==> flow/design.v <==
`timescale 1ns / 1ps
module LED_Peripheral(
    input clk,reset_n,write_enable,
    input [7:0] write_address,write_data,
    output reg [15:0]led
    );
    reg [7:0] LED_control, LED_data_01, LED_data_02, store_control_data;
    reg [1:0] cs,ns;
    parameter RESET         = 3'b000;
    parameter read_data     = 3'b001;
    parameter display_led   = 3'b011;
     always @(posedge clk)
    begin
        if (reset_n) cs <= RESET;  
        else        cs <= ns;
    end
    always @(*)  
        begin
        case (cs)
            RESET: ns = reset_n ? RESET : read_data;                         
            read_data : ns = write_enable ? display_led : read_data;         
            display_led : ns = reset_n ? RESET : read_data;                  
            default: ns = RESET;
        endcase
        end
    always @(posedge clk)
    begin
        case(cs)
        RESET:
            begin
                led <= 0;
                LED_control <= 0;
                LED_data_01 <= 0;
                LED_data_02 <= 0;
            end
        read_data :
             begin
                case(write_address)
                8'h01 :
                    LED_control <= write_data;
                8'h02 :
                    LED_data_01 <= write_data;
                8'h03 :
                    LED_data_02 <= write_data;
                default : begin
                    LED_data_01 <= 0; 
                    LED_data_02 <= 0; 
                    end 
                endcase
             end  
        display_led :
            begin
                   if(LED_control[0])
                begin
                    led <= {LED_data_01,LED_data_02};
                end
                   else
                led <= 0;
            end
        endcase
        end
endmodule
# From RTL to reports: LED_Peripheral
# The steps from the RTL of LED_Peripheral to its reports follow in flow order.
# Line numbers count from 1 in the design file above.
# Operators: Yosys type, input widths -> output width; for muxes data width and select width s.
# Library cell names are shortened.
# A cell with n/a has no value.
# setup
top	LED_Peripheral
clock_port	clk
cell_library	sky130hd
pvt_corner	tt_025C_1v80

# After elaboration
# Counts by Yosys on the flattened word-level netlist (proc, flatten, opt, wreduce; memories kept). Register bits leave out memories and registers merged into their read ports (data or address). Print and check cells are left out.
# bits
out_inout_bits	16
word_cells	32
register_bits	35
inputBits	19
# classes
eq_ne	8
reduce_logical	9
n_mux	10
# op_table
operator	n
$pmux 8 s2	4
$pmux 16 s2	1
$eq 8x2->1 const B	2
$mux 16	1
$eq 8x1->1 const B	1
$ne 2x2->1 const B	3
$reduce_and 2->1	3
$reduce_or 2->1	3
$reduce_bool 2->1	2
$pmux 2 s2	1
$eq 2x1->1 const B	1
$eq 2x2->1 const B	1
$logic_not 2->1	1
$pmux 1 s2	1
$mux 2	1
$mux 1	1

# Logic depth
# Yosys ltp: most cells in a row. Word level: on the elaborated netlist, between registers, memories and ports. Mapped: between sequential cells and ports; inverters and the memories' decode and read muxes count.
# depth
word_depth	4
ABC_AREA	0
depth_mapped	4
mapped_depth_nobuf	2

# Mapped cells and area
# Yosys stat after the flow's synthesis: flattened, memories mapped to cells. It holds for the ABC_AREA given above (unset counts as 0); a run with the other value may have another netlist.
# types
cell_type	n	type_area_um2
edfxtp_1	33	990.95
nor4_2	10	125.12
and3_1	16	100.096
dfxtp_1	3	60.058
nand2_1	11	41.29
nor4_1	6	37.536
buf_12	1	20.019
clkbuf_1	5	18.768
inv_1	4	15.014
or2_2	2	12.512
buf_6	1	11.261
o41a_1	1	11.261
or4_4	1	11.261
o31a_1	1	8.758
o32ai_1	1	8.758
xnor2_1	1	8.758
nand3b_1	1	7.507
nor2_1	2	7.507
# Other cell types: 3; their cells: 3.
# synth_totals
mapped_area_um2	1512.7
ff_cells	36
n_buf	8
sequential_area_um2	1051.0
cells	103

# Timing after synthesis
# Path of least setup slack by OpenSTA after synthesis, without wires, with an ideal clock, recovery checks aside; 20% of the period is set as input and as output delay. Where synthesis merged equal registers, the netlist keeps one of their names.
# synth_timing
path_kind	input -> register
startpoint	input write_address[5]
endpoint	register LED_data_02[0]
arrival_time_ns	1.500
launch_ns	0.358
path_buffers	1
input_delay_ns	0.358
period_ns	1.79
t_required_ns	1.498
path_slack_ns	-0.002
path_delay_ns	1.434
setup_time_ns	0.292
path_stages	3
synth_period_reached_ns	1.792
# "path_delay_ns" = arrival - input delay + setup time.
# "path_stages": output pins that drive a net of the path, with the launching flip-flop's if there is one; two outputs of one cell count as two.
# "synth_period_reached_ns" = period - worst setup slack (recovery checks aside). The figure is calculated, with input and output delays left at 20% of the set period.
# Between the ends stands the longest chain of elaborated cells between them, by number of cells; it is not shown to be the way that was timed. Of several equally long chains one is given.
# A line is the first line of the expression or statement that the cell stems from. Yosys adds cells for indexed reads and writes and turns some case tables into memories.
# At most two assigning lines are given for a register; there are more.
# The path ends at the enable pin of a flip-flop; only ways to that pin are counted.
# synth_via
cell_sequence	or4_4 buf_6 o41a_1
elab_chain_len	4
cone_cells	5
cone_lines	1
cone_classes	3 x eq/ne; 2 x reduce/logical
# synth_lines
element	line	rtl
start, declared	4	input [7:0] write_address,write_data,
$eq 8x2->1	38	case(write_address)
$reduce_or 2->1	n/a
$ne 2x2->1	n/a
$reduce_and 2->1	n/a
end, assigned	34	LED_data_02 <= 0;
end, assigned	44	LED_data_02 <= write_data;
end, declared	7	reg [7:0] LED_control, LED_data_01, LED_data_02, store_control_data;

# Worst path after layout
# From the final timing report of flow run B: the path of least setup slack in the routed layout; clock arrival at registers is part of the times.
# layout_timing
path_kind	input -> register
startpoint	input write_address[5]
endpoint	register LED_data_02[1]
input_delay_ns	0.47
launch_ns	0.47
path_stages	3
arrival_time_ns	1.97
path_slack_ns	0.35
path_buffers	1
setup_time_ns	0.29
period_ns	2.34
t_required_ns	2.33
# Between the ends stands the longest chain of elaborated cells between them, by number of cells; it is not shown to be the way that was timed. Of several equally long chains one is given.
# At most two assigning lines are given for a register; there are more.
# The path ends at the enable pin of a flip-flop; only ways to that pin are counted.
# layout_via
cell_sequence	clkdlybuf4s50_1 or4_4 o41a_1
elab_chain_len	4
cone_cells	5
cone_lines	1
cone_classes	3 x eq/ne; 2 x reduce/logical
# layout_lines
element	line	rtl
start, declared	4	input [7:0] write_address,write_data,
$eq 8x2->1	38	case(write_address)
$reduce_or 2->1	n/a
$ne 2x2->1	n/a
$reduce_and 2->1	n/a
end, assigned	34	LED_data_02 <= 0;
end, assigned	44	LED_data_02 <= write_data;
end, declared	7	reg [7:0] LED_control, LED_data_01, LED_data_02, store_control_data;

# Settings and measured results of 2 stored flow runs for module LED_Peripheral (sky130hd), not sorted in any way. The constraints put input and output delay at 20% of the set period each and load the outputs with 0.01 pF.
# "achieved_clock_period_ns" means the clock period less the worst setup slack. The figure is calculated, with input and output delays left at 20% of the set period.
# "worst_path_allowed_less_slack_ns" means the part of the period allowed to the worst setup path (the constraints hold back 20% at inputs and 20% at outputs) less its slack; where the path has registers, the arrival times of their clocks count too.
# "power.total_mw" is the tool's figure for a default switching activity; nothing was simulated.
# Among the settings, n/a means not set for that run.
# Among the results, n/a means that no value is shown for the run.
stored run	period_ns	CORE_UTILIZATION	SETUP_SLACK_MARGIN	PLACE_DENSITY_LB_ADDON	HOLD_SLACK_MARGIN	CELL_PAD_IN_SITES_GLOBAL_PLACEMENT	TNS_END_PERCENT	GPL_TIMING_DRIVEN	CTS_CLUSTER_DIAMETER	CAP_MARGIN	CORE_MARGIN	SLEW_MARGIN	CORE_ASPECT_RATIO	MAX_ROUTING_LAYER	synth_area_um2	die_area_um2	finalCellArea_um2	util_pct	setup_worst_slack_ns	final_setup_tns_ns	hold_ws_ns	power.total_mw	achieved_clock_period_ns	worst_path_allowed_less_slack_ns	critical_path_type
flow run A	1.27	66	0.06	0.04	0.14	2	5	0	193	15	2	20	n/a	n/a	n/a	n/a	n/a	n/a	n/a	n/a	n/a	n/a	n/a	n/a	n/a
flow run B	2.34	46	-0.22	0.17	0.23	0	n/a	n/a	n/a	10	2	20	1.25	met4	1512.7	3766.1	1939.4	61.3	0.354	0.000	0.557	1.264	1.986	1.52	input -> register
# Flow run A: stopped before the end: placement reported FLW-0024
