==> flow/design.v <==
`timescale 1ns / 1ps
module rom_sync(
    input clk,             
    input rst,             
    input load,            
    input [3:0] address,   
    output [7:0] seg,      
    output [3:0] anode     
);
    reg [7:0] data;        
    wire [3:0] bcd;
    wire en_1khz;          
    clock_divider clk_div (
        .clk(clk),
        .rst(rst),
        .en_1khz(en_1khz)
    );
    display_mux mux (
        .clk(clk),
        .rst(rst),
        .en_1khz(en_1khz),
        .data(data),
        .anode(anode),
        .bcd(bcd)
    );
    bcd_to_7seg decoder (
        .bcd(bcd),
        .seg(seg)
    );
    always @(posedge clk) begin 
        if (rst) begin
            data <= 8'b0000_0000;   
        end else if (load) begin    
            case(address)     
                4'h0: data <= 8'b1001_0000;   
                4'h1: data <= 8'b0000_0010;   
                4'h2: data <= 8'b0000_0100;   
                4'h3: data <= 8'b0000_0001;   
                4'h4: data <= 8'b1000_0000;   
                4'h5: data <= 8'b0100_0110;   
                4'h6: data <= 8'b0000_0111;   
                4'h7: data <= 8'b0001_0100;   
                4'h8: data <= 8'b0010_0000;   
                4'h9: data <= 8'b0010_1001;   
                4'hA: data <= 8'b1000_0011;   
                4'hB: data <= 8'b0011_0110;   
                4'hC: data <= 8'b0100_0010;   
                4'hD: data <= 8'b0010_0110;   
                4'hE: data <= 8'b1000_1000;   
                4'hF: data <= 8'b0110_0011;   
                default: data <= 8'b0000_0000;
            endcase 
        end
    end
endmodule
module clock_divider (
    input clk,            
    input rst,            
    output reg en_1khz    
);
    reg [16:0] cnt_1khz;  
    always @(posedge clk or posedge rst) begin
        if (rst) begin
            cnt_1khz <= 0;
            en_1khz <= 0;
        end else begin
            if (cnt_1khz == 100_000 - 1) begin
                cnt_1khz <= 0;
                en_1khz <= 1;
            end else begin
                cnt_1khz <= cnt_1khz + 1;
                en_1khz <= 0;
            end
        end
    end
endmodule
module display_mux (
    input clk,           
    input rst,           
    input en_1khz,       
    input [7:0] data,    
    output reg [3:0] anode,
    output reg [3:0] bcd
);
    reg disp_sel;
    always @(posedge clk or posedge rst) begin
        if (rst)
            disp_sel <= 0;
        else if (en_1khz)
            disp_sel <= ~disp_sel; 
    end
    always @(*) begin
        case (disp_sel)
            1'd0: begin
                anode = 4'b1101;  
                bcd = data[7:4];
            end
            1'd1: begin
                anode = 4'b1110;  
                bcd = data[3:0];
            end
            default: begin
                anode = 4'b1111;
                bcd = 4'b0000;
            end
        endcase
    end
endmodule
module bcd_to_7seg (
    input [3:0] bcd,
    output reg [7:0] seg
);
    always @(*) begin
        case (bcd)
            4'd0: seg = 8'b11000000;   
            4'd1: seg = 8'b11111001;   
            4'd2: seg = 8'b10100100;   
            4'd3: seg = 8'b10110000;   
            4'd4: seg = 8'b10011001;   
            4'd5: seg = 8'b10010010;   
            4'd6: seg = 8'b10000010;   
            4'd7: seg = 8'b11111000;   
            4'd8: seg = 8'b10000000;   
            4'd9: seg = 8'b10010000;   
            default: seg = 8'b11111111;
        endcase
    end
endmodule
# From RTL to reports: rom_sync
# Tool output for the design above, in the order of the flow.
# Line numbers count from 1 in the design file above.
# A cell with - has no value.
[inputs]
top_module = "rom_sync"
clock_port = "clk"
cell_library = "sky130hd"
pvt_corner = "tt_025C_1v80"

# Word-level counts
# Counts by Yosys on the flattened word-level netlist (proc, flatten, opt, wreduce; memories kept). Register bits leave out memories and registers merged into their read ports (data or address); mux counts leave out enables and synchronous resets folded into registers. Print and check cells are left out. Cells with the same type and inputs are merged into one.
# Yosys's memory passes give these memory sizes; they may raise the number of words (mostly to a power of two), join words into wider ones and drop unused or constant bits.
[word_totals]
reg_bits = 19
romBits = 240
clocked_rd_ports_x_width = 8
memories = 2
output_inout_bits = 12
elab_cells = 12
[mem_list]
columns = ["name", "words", "word_bits", "read_ports", "wr", "line_no", "rtl"]
rows = [
  ["(name not given)", 16, 8, 1, 0, 34, "case(address)"],
  ["(name not given)", 16, 7, 1, 0, 114, "case (bcd)"],
]
[classes]
addsub = 1
eq_ne = 1
muxes = 4
bitwise = 1
[op_table]
columns = ["cell", "count"]
rows = [
  ["adder 17 x 1 -> 17 bit with constant B", 1],
  ["equality test 17 bit with constant B", 1],
  ["2-to-1 mux 17 bit", 1],
  ["case mux 4 bit (select 2 bit)", 2],
  ["inverter 1 bit", 1],
  ["2-to-1 mux 1 bit", 1],
]

# Logic depth
# Depth = most cells in a row (Yosys ltp): at word level without a register or memory, in the mapped netlist without a sequential cell, where the memories' decode and read muxes count.
[depth]
depth_word = 2
ABC_AREA = 0
mapped_depth = 7

# Synthesis result
# The flow's flattened synthesis, as Yosys stat reports it; memories are mapped. The netlist is that of the ABC_AREA named above (0 if unset); the other value can give another one.
[types]
columns = ["cell_type", "count", "area_total_um2"]
rows = [
  ["sky130_fd_sc_hd__dfrtp_1", 19, 475.456],
  ["sky130_fd_sc_hd__dfxtp_1", 8, 160.154],
  ["sky130_fd_sc_hd__ha_1", 11, 137.632],
  ["sky130_fd_sc_hd__xnor2_1", 10, 87.584],
  ["sky130_fd_sc_hd__nor2_1", 20, 75.072],
  ["sky130_fd_sc_hd__a21oi_1", 13, 65.062],
  ["sky130_fd_sc_hd__mux2i_1", 6, 60.058],
  ["sky130_fd_sc_hd__xor2_1", 6, 52.55],
  ["sky130_fd_sc_hd__nand2b_1", 8, 50.048],
  ["sky130_fd_sc_hd__nand3_1", 10, 50.048],
  ["sky130_fd_sc_hd__buf_4", 5, 37.536],
  ["sky130_fd_sc_hd__and4_1", 4, 35.034],
  ["sky130_fd_sc_hd__mux2_2", 3, 33.782],
  ["sky130_fd_sc_hd__inv_1", 8, 30.029],
  ["sky130_fd_sc_hd__nand2_1", 8, 30.029],
  ["sky130_fd_sc_hd__mux4_2", 1, 22.522],
  ["sky130_fd_sc_hd__nor2b_1", 3, 18.768],
  ["sky130_fd_sc_hd__a211oi_1", 2, 15.014],
]
# Other cell types: 22; their cells: 31.
[synth_totals]
stdcells = 176
yosys_area_um2 = 1641.6
seqArea_um2 = 635.6
ff_cells = 27
# By module: a second synthesis without flattening, with its own total; a netlist apart from the flattened one above.
[unflattened]
hier_cells = 183
area_unflattened_um2 = 1736.7
# Each row is one instance without its submodules.
[modules]
columns = ["mod", "n_inst", "n_cells", "mod_area_um2", "mod_seq_area_um2"]
rows = [
  ["clock_divider", 1, 76, 850.8, 450.4],
  ["rom_sync", 1, 59, 525.5, 160.2],
  ["bcd_to_7seg", 1, 35, 221.5, 0.0],
  ["display_mux", 1, 13, 138.9, 25.0],
]

# Timing after synthesis
# Path of least setup slack by OpenSTA after synthesis, without wires, with an ideal clock, recovery checks aside; 20% of the period is set as input and as output delay. Where synthesis merged equal registers, the netlist keeps one of their names.
[synth_timing]
path_kind = "flip-flop to output port"
startpoint = "reg mux.disp_sel"
endpoint = "out seg[3]"
clock_period_ns = 1.95
output_delay_ns = 0.390
t_first_pin_ns = 0.000
t_arrival_ns = 1.568
required_ns = 1.560
path_slack_ns = -0.008
path_delay_ns = 1.568
driving_pins = 8
n_path_buf = 1
period_less_setup_slack_ns = 1.958
# "path_delay_ns" is the arrival time less input delay plus setup time.
# A path that ends at an output port has no setup time.
# "driving_pins": output pins that drive a net of the path, with the launching flip-flop's if there is one; two outputs of one cell count as two.
# "period_less_setup_slack_ns" is the clock period less the worst setup slack; recovery checks do not enter. This is arithmetic on one report: input and output delays are still those of the set period (20% each).
# The rows between start and end are the longest chain of elaborated cells between them; the timing report does not say that the signal goes this way. Where chains are equally long, one stands for them.
# Each line given opens the expression or statement behind the cell; cells for indexed reads and writes are added by Yosys, which also makes memories of some case tables.
# The chain passes a memory read, where the word-level depth is cut; so it can be longer than that depth.
[synth_via]
path_cell_list = "sky130_fd_sc_hd__dfrtp_1 -> sky130_fd_sc_hd__buf_2 -> sky130_fd_sc_hd__mux2_2 -> sky130_fd_sc_hd__inv_1 -> sky130_fd_sc_hd__ha_1 -> sky130_fd_sc_hd__nor2_1 -> sky130_fd_sc_hd__o21a_1 -> sky130_fd_sc_hd__a21oi_1"
elab_chain_len = 3
[synth_lines]
columns = ["element", "line_no", "rtl"]
rows = [
  ["start, declared", 85, "reg disp_sel;"],
  ["start, assigned", 88, "disp_sel <= 0;"],
  ["start, assigned", 90, "disp_sel <= ~disp_sel;"],
  ["inverter 1 bit", 93, "case (disp_sel)"],
  ["case mux 4 bit (select 2 bit)", 93, ""],
  ["memory (16 x 7 bit)", 114, "case (bcd)"],
  ["end, declared", 7, "output [7:0] seg,"],
]

# Path in the finished layout
# From the final timing report of flow run A: the path of least setup slack in the routed layout; clock arrival at registers is part of the times.
[layout_timing]
path_kind = "flip-flop to output port"
startpoint = "reg mux.disp_sel"
endpoint = "out seg[0]"
clock_period_ns = 2.14
output_delay_ns = 0.43
t_first_pin_ns = 0.27
t_arrival_ns = 1.86
required_ns = 1.71
path_slack_ns = -0.15
driving_pins = 8
n_path_buf = 3
# The rows between start and end are the longest chain of elaborated cells between them; the timing report does not say that the signal goes this way. Where chains are equally long, one stands for them.
# The chain passes a memory read, where the word-level depth is cut; so it can be longer than that depth.
[layout_via]
path_cell_list = "sky130_fd_sc_hd__dfrtp_1 -> sky130_fd_sc_hd__buf_4 -> sky130_fd_sc_hd__buf_4 -> sky130_fd_sc_hd__mux2_4 -> sky130_fd_sc_hd__nor2_1 -> sky130_fd_sc_hd__o21a_1 -> sky130_fd_sc_hd__nor2_1 -> sky130_fd_sc_hd__dlygate4sd2_1"
elab_chain_len = 3
[layout_lines]
columns = ["element", "line_no", "rtl"]
rows = [
  ["start, declared", 85, "reg disp_sel;"],
  ["start, assigned", 88, "disp_sel <= 0;"],
  ["start, assigned", 90, "disp_sel <= ~disp_sel;"],
  ["inverter 1 bit", 93, "case (disp_sel)"],
  ["case mux 4 bit (select 2 bit)", 93, ""],
  ["memory (16 x 7 bit)", 114, "case (bcd)"],
  ["end, declared", 7, "output [7:0] seg,"],
]

# Settings and measured results of 2 stored flow runs for module rom_sync (sky130hd), not sorted in any way. The constraints put input and output delay at 20% of the set period each and load the outputs with 0.01 pF.
# "achieved_period_ns" is the run's clock period less its worst setup slack. It is reckoned from that one timing run; input and output delays stay at 20% of the period that was set.

[[run]]
name = "flow run A"
[run.settings]
period_ns = 2.14
CORE_UTILIZATION = 42
SETUP_SLACK_MARGIN = -0.16
PLACE_DENSITY_LB_ADDON = 0.07
TNS_END_PERCENT = 10
ABC_AREA = 0
GPL_ROUTABILITY_DRIVEN = 1
CTS_CLUSTER_DIAMETER = 296
MIN_ROUTING_LAYER = "met2"
CAP_MARGIN = 20
CORE_MARGIN = 2
SLEW_MARGIN = 20
[run.results]
total_negative_slack_ns = -0.465
cell_area_final_um2 = 1998.2
timing.setup.ws_ns = -0.146
final_die_area_um2 = 4424.9
synthesis_area_um2 = 1641.6
utilization_pct = 53.8
achieved_period_ns = 2.286

[[run]]
name = "flow run B"
[run.settings]
period_ns = 2.02
CORE_UTILIZATION = 50
SETUP_SLACK_MARGIN = -0.15
PLACE_DENSITY_LB_ADDON = 0.08
CORE_MARGIN = 6
CELL_PAD_IN_SITES_GLOBAL_PLACEMENT = 0
CELL_PAD_IN_SITES_DETAIL_PLACEMENT = 0
CTS_CLUSTER_SIZE = 83
CAP_MARGIN = 10
SLEW_MARGIN = 15
MIN_ROUTING_LAYER = "met2"
MAX_ROUTING_LAYER = "met5"
[run.results]
synthesis_area_um2 = 1641.6
final_die_area_um2 = 4802.5
utilization_pct = 67.6
achieved_period_ns = 2.312
timing.setup.ws_ns = -0.292
total_negative_slack_ns = -1.626
cell_area_final_um2 = 2080.8
